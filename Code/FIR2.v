==> flow/design.v <==
`default_nettype none
module FIR_filter(OUT, IN, clk, rst);
	output wire signed [15:0] 	OUT;
	input  wire	signed [15:0] 	IN;
	input  wire	clk, rst;
	reg  signed  [31:0]	R[19:0];
    wire signed  [15:0] coeff[9:0];
    reg  signed [31:0] acc[19:0];
    integer i;
	always @(posedge clk)
		if (rst) begin  
			for(i=0;i<20;i=i+1)
            begin
                R[i] <=0 ;
            end
		end
		else begin	 
			for(i=0;i<19;i=i+1)
            begin
                R[i] <= R[i+1] ;
            end
			R[19] <= IN;
		end
    assign coeff[0] = 16'hffeb ;
    assign coeff[1] = 16'h0008;
    assign coeff[2] = 16'h0022 ;
    assign coeff[3] = 16'h004f ;
    assign coeff[4] = 16'h008f ;
    assign coeff[5] = 16'h00dc ;
    assign coeff[6] = 16'h012e ;
    assign coeff[7] = 16'h017a ;
    assign coeff[8] = 16'h01b5 ;
    assign coeff[9] = 16'h01d5 ;
	assign OUT = (R[0]*coeff[0] + R[1]*coeff[1] +R[2]*coeff[2] + R[3]*coeff[3]
     + R[4]*coeff[4] + R[5]*coeff[5] + R[6]*coeff[6] + R[7]*coeff[7]
     + R[8]*coeff[8] + R[9]*coeff[9] + R[10]*coeff[9] +R[11]*coeff[8] + R[12]*coeff[7] + 
     R[13]*coeff[6] +R[14]*coeff[5] + R[15]*coeff[4] + 
     R[16]*coeff[3] + R[17]*coeff[2] + 
    R[18]*coeff[1] + R[19]*coeff[0])>>>12;  
endmodule
Reports on FIR_filter
What the tools print for FIR_filter, step after step.
Line numbers count from 1 in the design file above.
Operators: Yosys type, input widths -> output width; for muxes data width and select width s.
Library cell names are shortened.
{ "design": {"top": "FIR_filter", "clock_port": "clk", "library": "sky130hd", "lib_corner": "tt_025C_1v80"} }

Word level
Yosys after proc, flatten, opt, wreduce and memory -nomap, before mapping. Enables and synchronous resets that opt folds into registers are not counted as muxes. Print and check cells are not counted. Equal cells are merged and count once.
{ "op_classes": {"n_addsub": 19, "mul": 18, "div": 0, "n_cmp": 0, "n_eq": 0, "shifts": 0, "n_mux": 0, "n_logic": 0, "reduce_and_logical": 0} }
{ "ops": {"columns": ["cell", "n"], "rows": [
  ["$mul 16x9->25 const B", 6],
  ["$mul 16x10->26 const B", 4],
  ["$mul 16x6->22 const B", 4],
  ["$mul 16x8->24 const B", 2],
  ["$mul 16x7->23 const B", 2],
  ["$add 28x26->28", 8],
  ["$add 28x25->28", 4],
  ["$add 28x23->28", 2],
  ["$add 28x24->28", 2],
  ["$add 28x19->28", 1],
  ["$add 28x22->28", 1],
  ["$add 22x19->23", 1]
]} }
{ "bits": {"regBits": 320, "latch_bits": 0, "ramBits": 0, "romBits": 0, "clocked_rd_ports_x_width": 0, "memories": 0, "inputBits": 18, "output_inout_bits": 16, "word_cells": 57} }

Longest topological paths
Longest topological path by Yosys (ltp), each cell counted once; first at word level (registers and memories cut), then after technology mapping (sequential cells cut; the memories' decode and read muxes count).
{ "depth": {"depth_word": 20, "ABC_AREA": 0, "depth_mapped": 42, "ltp_nobuf": 42} }

Netlist
The flow's flattened synthesis, as Yosys stat reports it; memories are mapped. The netlist is that of the ABC_AREA named above (0 if unset); the other value can give another one.
{ "types": {"columns": ["cell_type", "n", "type_area_um2"], "rows": [
  ["fa_1", 1374, 2.75E+04],
  ["ha_1", 996, 1.25E+04],
  ["inv_1", 1774, 6.66E+03],
  ["dfxtp_1", 320, 6.41E+03],
  ["nor2b_1", 239, 1.5E+03],
  ["xnor2_1", 133, 1.16E+03],
  ["nor2_1", 214, 803.27],
  ["a21oi_1", 106, 530.509],
  ["xor2_1", 60, 525.504],
  ["o21ai_0", 64, 320.307],
  ["nor3_1", 48, 240.23],
  ["a21o_1", 31, 232.723],
  ["nand2_1", 59, 221.462],
  ["o21a_1", 26, 195.187],
  ["nand2b_1", 26, 162.656],
  ["nand3_1", 31, 155.149],
  ["or3_1", 23, 143.888],
  ["clkbuf_1", 38, 142.637]
]} }
Other cell types: 53; their cells: 214.
{ "synth_totals": {"mapped_cells": 5776, "area_um2": 61092.3, "seqArea_um2": 6406.1, "flip_flops": 320} }

Worst setup path after synthesis
OpenSTA on the mapped netlist: ideal clock, no wires. The path of least setup slack (recovery checks aside). Input and output delay are each 20% of the period. Register names are those of the netlist, which keeps one name where synthesis merged equal registers.
{ "synth_path": {"path_kind": "register -> output", "from": "reg R[6][3]", "to": "out OUT[15]", "period_ps": 17900, "out_delay_ps": 3580, "launch_ps": 0, "t_arrival_ps": 10772, "required_time_ps": 14320, "setup_slack_ps": 3548, "delay_ps": 10772, "path_stages": 42, "n_path_buf": 0, "synth_period_reached_ps": 14352} }
"delay_ps" is the arrival time less input delay plus setup time.
At an output port there is no setup time.
"path_stages": output pins that drive a net of the path, with the launching flip-flop's if there is one; two outputs of one cell count as two.
"synth_period_reached_ps" = period - worst setup slack (recovery checks aside). The figure is calculated, with input and output delays left at 20% of the set period.
Between the ends stands the longest chain of elaborated cells between them, by number of cells; it is not shown to be the way that was timed. Of several equally long chains one is given.
A line is the first line of the expression or statement that the cell stems from. Yosys adds cells for indexed reads and writes and turns some case tables into memories.
{ "synth_between": {"path_cell_list": "dfxtp_1 > inv_1 > fa_1 > inv_1 > ha_1 > ha_1 > inv_1 > fa_1 > inv_1 > ha_1 > a21o_1 > a211o_1 > a21oi_1 > nor3b_1 > or4_1 > a31o_1 > a21oi_1 > xnor2_1 > [... 6 more ...] > fa_1 > inv_1 > fa_1 > inv_1 > ha_1 > fa_1 > inv_1 > fa_1 > fa_1 > inv_1 > ha_1 > nand2_1 > nor2_1 > a211oi_1 > o31ai_4 > o2111a_1 > or3_1 > nand3_1", "elab_chain_len": 15, "cells_between": 15, "cone_lines": 2} }
{ "synth_rtl": {"columns": ["element", "line", "source"], "rows": [
  ["from (decl)", 6, "reg signed [31:0] R[19:0];"],
  ["from (assign)", 14, "R[i] <=0 ;"],
  ["from (assign)", 20, "R[i] <= R[i+1] ;"],
  ["$mul 16x9->25", 35, "+ R[4]*coeff[4] + R[5]*coeff[5] + R[6]*coeff[6] + R[7]*coeff[7]"],
  ["$add 28x26->28 x8", 34, "assign OUT = (R[0]*coeff[0] + R[1]*coeff[1] +R[2]*coeff[2] + R[3]*coeff[3]"],
  ["$add 28x25->28 x2", 34, null],
  ["$add 28x24->28", 34, null],
  ["$add 28x23->28", 34, null],
  ["$add 28x19->28", 34, null],
  ["$add 28x22->28", 34, null],
  ["to (decl)", 3, "output wire signed [15:0] OUT;"]
]} }

Timing after layout
From the final timing report of flow run 1: the path of least setup slack in the routed layout; clock arrival at registers is part of the times.
The path's times are printed in steps of 10 ps; the period is the one set.
{ "layout_path": {"path_kind": "register -> output", "from": "reg R[6][4]", "to": "out OUT[15]", "period_ps": 13700, "out_delay_ps": 2740, "launch_ps": 650, "t_arrival_ps": 11750, "required_time_ps": 10960, "setup_slack_ps": -790, "path_stages": 45, "n_path_buf": 3} }
Between the ends stands the longest chain of elaborated cells between them, by number of cells; it is not shown to be the way that was timed. Of several equally long chains one is given.
{ "layout_between": {"path_cell_list": "dfxtp_4 > inv_4 > fa_1 > inv_1 > ha_1 > ha_1 > inv_2 > fa_1 > inv_1 > ha_1 > a21o_1 > a211o_1 > a21oi_2 > nor3b_2 > or4_4 > nand2_4 > xnor2_4 > fa_2 > [... 9 more ...] > ha_4 > fa_1 > inv_1 > fa_1 > inv_1 > fa_1 > ha_4 > a21o_1 > a21oi_2 > nor2_1 > a211oi_2 > o31ai_4 > buf_12 > o2111a_2 > buf_6 > or3_1 > nand3_2 > buf_6", "elab_chain_len": 15, "cells_between": 15, "cone_lines": 2} }
{ "layout_rtl": {"columns": ["element", "line", "source"], "rows": [
  ["from (decl)", 6, "reg signed [31:0] R[19:0];"],
  ["from (assign)", 14, "R[i] <=0 ;"],
  ["from (assign)", 20, "R[i] <= R[i+1] ;"],
  ["$mul 16x9->25", 35, "+ R[4]*coeff[4] + R[5]*coeff[5] + R[6]*coeff[6] + R[7]*coeff[7]"],
  ["$add 28x26->28 x8", 34, "assign OUT = (R[0]*coeff[0] + R[1]*coeff[1] +R[2]*coeff[2] + R[3]*coeff[3]"],
  ["$add 28x25->28 x2", 34, null],
  ["$add 28x24->28", 34, null],
  ["$add 28x23->28", 34, null],
  ["$add 28x19->28", 34, null],
  ["$add 28x22->28", 34, null],
  ["to (decl)", 3, "output wire signed [15:0] OUT;"]
]} }

Hand-over note for FIR_filter

Below are 2 stored runs of the flow (Yosys, OpenROAD; platform sky130hd) on FIR_filter, each with its settings and what was measured, unordered. Constraints: input delay and output delay 20% of the set period each, output load 0.01 pF.
"achieved_period_ps" means the clock period less the worst setup slack. The figure is calculated, with input and output delays left at 20% of the set period.
"worst_path_time_ps" means the part of the period allowed to the worst setup path (the constraints hold back 20% at inputs and 20% at outputs) less its slack; where the path has registers, the arrival times of their clocks count too.
"worst_path_time_ps" is known to 10 ps.
[
  {
    "run": "flow run 1",
    "settings": { "period_ns": 13.7, "CORE_UTILIZATION": 52, "SETUP_SLACK_MARGIN": 3.91, "PLACE_DENSITY_LB_ADDON": 0.03, "CELL_PAD_IN_SITES_GLOBAL_PLACEMENT": 0, "GPL_TIMING_DRIVEN": 1, "CTS_CLUSTER_SIZE": 18, "CAP_MARGIN": 30, "MAX_ROUTING_LAYER": "met4", "CORE_MARGIN": 2, "SLEW_MARGIN": 20 },
    "results": { "final_util_pct": 60.9, "ys_area_um2": 61092.3, "worst_path_time_ps": 11750, "timing.worst_path_kind": "register -> output", "total_die_area_um2": 120242.0, "tns_setup_ps": -5997, "ws_hold_ps": 461, "achieved_period_ps": 14492, "final_stdcell_area_um2": 70840.4, "fin_ws_ps": -792 }
  },
  {
    "run": "flow run 2",
    "settings": { "period_ns": 8.49, "CORE_UTILIZATION": 60, "SETUP_SLACK_MARGIN": -0.26, "PLACE_DENSITY_LB_ADDON": 0.29, "CORE_MARGIN": 7, "CELL_PAD_IN_SITES_GLOBAL_PLACEMENT": 1, "ABC_AREA": 1, "GPL_ROUTABILITY_DRIVEN": 1, "CTS_CLUSTER_SIZE": 26, "SLEW_MARGIN": 15, "MIN_ROUTING_LAYER": "met2", "MAX_ROUTING_LAYER": "met5", "CAP_MARGIN": 20 },
    "results": { "final_util_pct": 76.8, "ys_area_um2": 62832.8, "worst_path_time_ps": 11000, "timing.worst_path_kind": "register -> output", "total_die_area_um2": 113977.0, "tns_setup_ps": -63794, "ws_hold_ps": 423, "achieved_period_ps": 12695, "final_stdcell_area_um2": 79600.1, "fin_ws_ps": -4205 }
  }
]

End of note.
